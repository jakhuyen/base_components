==> flow/design.v <==
module seg_display (
    input clkIn,
    input rstIn,
    input [3:0] digitIn,
    output [6:0] segOut
);
  reg [6:0] segR   = {7{1'b1}};
  reg [4:0] digitR = {4{1'b1}};
  assign segOut     = segR;
  always @ (posedge rstIn, posedge clkIn) begin
    if (rstIn == 1) begin
      segR <= 7'hFF;
    end
    else if (clkIn == 1) begin
      case (digitIn)
        4'h0 : segR <= 7'h40;
        4'h1 : segR <= 7'h79;
        4'h2 : segR <= 7'h24;
        4'h3 : segR <= 7'h30;
        4'h4 : segR <= 7'h19;
        4'h5 : segR <= 7'h12;
        4'h6 : segR <= 7'h02;
        4'h7 : segR <= 7'h78;
        4'h8 : segR <= 7'h00;
        4'h9 : segR <= 7'h10;
        4'hA : segR <= 7'h08;
        4'hB : segR <= 7'h03;
        4'hC : segR <= 7'h46;
        4'hD : segR <= 7'h21;
        4'hE : segR <= 7'h06;
        4'hF : segR <= 7'h0E;
        default : segR <= 7'hBF;
      endcase
    end
  end  
endmodule
## Tool chain data of seg_display

Tool output for the design above, in the order of the flow.
Lines are those of the file above, counted from 1.
Cell names lack the library's common part.
The mark n/a stands for no value.

- Top: seg_display
- Clock port: clkIn
- Cell library: sky130hd
- Corner: tt_025C_1v80

## After elaboration

Source: Yosys, flattened and elaborated, memories not mapped. Widths are those after wreduce; folded enables and synchronous resets count as part of the registers. Registers that Yosys merges into a memory's read port (data or address) are not register bits. Print and check cells do not count. Equal cells are merged and count once.
Memory sizes are those after Yosys's memory passes, which may raise the word count (mostly to a power of two), join words into wider ones and drop unused or constant bits.

- Add/sub/neg operators: 0
- Multipliers: 0
- Div/mod/pow operators: 0
- $lt $le $gt $ge: 0
- Equal/unequal tests: 0
- Shifts and indexed selects: 0
- Mux-type cells: 0
- Bitwise logic cells: 0
- Reductions and logical operators: 0

- Flip-flop bits (word level): 0
- Bits in latches: 0
- Memory bits (writable): 0
- ROM bits: 112
- Clocked read ports x word width: 7
- Memories kept: 1
- Input port bits: 6
- Word-level cells: 1

Memory list:

| name | words | width | read ports | write ports | line | source |
|---|---|---|---|---|---|---|
| (name not given) | 16 | 7 | 1 | 0 | 15 | `case (digitIn)` |

## Logic depth

Yosys ltp: most cells in a row. Word level: on the elaborated netlist, between registers, memories and ports. Mapped: between sequential cells and ports; inverters and the memories' decode and read muxes count.

- Word-level depth: 0
- ABC_AREA: 0
- Mapped depth: 5

## Synthesis result

Source: synth_stat.txt of the flow (Yosys; design flattened, memories mapped). It holds for the ABC_AREA given above (unset counts as 0); a run with the other value may have another netlist.

- Mapped cells: 40
- Mapped area: 462.9 um^2
- Sequential area: 183.9 um^2
- Mapped flip-flops: 7

Cell types:

| cell | count | total area (um^2) |
|---|---|---|
| dfstp_2 | 7 | 183.926 |
| ha_1 | 7 | 87.584 |
| mux2i_1 | 4 | 40.038 |
| mux4_1 | 1 | 26.275 |
| nor2_1 | 5 | 18.768 |
| a22o_1 | 2 | 17.517 |
| inv_1 | 4 | 15.014 |
| buf_6 | 1 | 11.261 |
| mux2_2 | 1 | 11.261 |
| a32o_1 | 1 | 10.01 |
| o21ai_0 | 2 | 10.01 |
| and2b_2 | 1 | 8.758 |
| or3b_1 | 1 | 8.758 |
| a21oi_1 | 1 | 5.005 |
| buf_2 | 1 | 5.005 |
| nand2_1 | 1 | 3.754 |

## Path before layout

OpenSTA on the mapped netlist: ideal clock, no wires. The path of least setup slack (recovery checks aside). Input and output delay are each 20% of the period. Register names are those of the netlist, which keeps one name where synthesis merged equal registers.

- Kind: input to register
- Start point: input digitIn[1]
- End point: register segR[0]
- Period: 1230 ps
- External input delay: 246 ps
- Launch time at the first pin: 246 ps
- Data arrival time: 1152 ps
- Required time: 1151 ps
- Setup slack: -1 ps
- Path delay: 985 ps
- Driving pins on the path: 5
- Path buffers: 0
- Synthesis period reached: 1231 ps

"path delay" = arrival - input delay + setup time.
"driving pins on the path" counts driving pins, that of a launching flip-flop among them; a cell with two outputs on the path counts twice.
"synthesis period reached" = period - worst setup slack (recovery checks aside). The figure is calculated, with input and output delays left at 20% of the set period.
A register here has more assigning lines than the two given.

- Cell sequence: inv_1 ha_1 and2b_2 or3b_1 o21ai_0

RTL lines, path after synthesis:

| what | line | source |
|---|---|---|
| start: declaration | 4 | `input [3:0] digitIn,` |
| end: assignment | 16 | `4'h0 : segR <= 7'h40;` |
| end: assignment | 17 | `4'h1 : segR <= 7'h79;` |
| end: declaration | 7 | `reg [6:0] segR   = {7{1'b1}};` |

No chain of elaborated cells between the ends is given.

## Path in the finished layout

Path of least setup slack in the final report of flow run A (OpenROAD, finished layout, wires in). Where an end is a register, its clock arrival counts in the times.
The path's times are printed in steps of 10 ps; the period is the one set.

- Kind: input to register
- Start point: input digitIn[3]
- End point: register segR[0]
- Period: 1530 ps
- External input delay: 310 ps
- Launch time at the first pin: 310 ps
- Data arrival time: 1500 ps
- Required time: 1710 ps
- Setup slack: 200 ps
- Driving pins on the path: 4
- Path buffers: 1

A register here has more assigning lines than the two given.

- Cell sequence: clkdlybuf4s50_1 and2b_2 or3b_1 o21ai_1

RTL lines, path after layout:

| what | line | source |
|---|---|---|
| start: declaration | 4 | `input [3:0] digitIn,` |
| end: assignment | 16 | `4'h0 : segR <= 7'h40;` |
| end: assignment | 17 | `4'h1 : segR <= 7'h79;` |
| end: declaration | 7 | `reg [6:0] segR   = {7{1'b1}};` |

No chain of elaborated cells between the ends is given.

Wiki page: seg_display / flow data

Measured results for seg_display: 2 stored runs of the Yosys and OpenROAD flow on sky130hd. The settings differ; the order carries no meaning. The constraints put input and output delay at 20% of the set period each and load the outputs with 0.01 pF.
"period achieved": clock period set for the run, less the worst setup slack. It is reckoned from that one timing run; input and output delays stay at 20% of the period that was set.
"time of the worst setup path" is the time allowed to the run's worst setup path (the clock period less input and output delay, where it has them) less its slack. Clock arrival times count: a late capture clock shortens it, a late launch clock lengthens it.
"power" is the tool's figure for a default switching activity; nothing was simulated.
"time of the worst setup path" is given in steps of 10 ps.

### Flow run A

Settings: `period_ns=1.53`, `SETUP_SLACK_MARGIN=-0.01`, `CAP_MARGIN=20`, `CORE_MARGIN=2`, `CORE_UTILIZATION=40`, `SLEW_MARGIN=20`

- Post-route setup TNS: 0 ps
- Time of the worst setup path: 1020 ps
- Critical path kind: input to register
- Standard-cell area after layout: 694.4 um^2
- Worst setup slack after layout: 203 ps
- Period achieved: 1327 ps
- Mapped cell area after synthesis: 462.9 um^2
- Power: 503.2 uW
- Area inside the die boundary: 1445.5 um^2
- Final utilization: 63.4 %

### Flow run B

Settings: `period_ns=2.36`, `CORE_UTILIZATION=44`, `PLACE_DENSITY_LB_ADDON=0.2`, `ABC_AREA=1`, `GPL_ROUTABILITY_DRIVEN=1`, `CTS_CLUSTER_SIZE=45`, `CAP_MARGIN=20`, `CORE_MARGIN=2`, `SLEW_MARGIN=20`

- Time of the worst setup path: 1250 ps
- Critical path kind: register to output
- Mapped cell area after synthesis: 461.7 um^2
- Period achieved: 1721 ps
- Area inside the die boundary: 1324.2 um^2
- Worst setup slack after layout: 639 ps
- Final utilization: 63.2 %
- Standard-cell area after layout: 600.6 um^2
- Post-route setup TNS: 0 ps
- Power: 291.4 uW
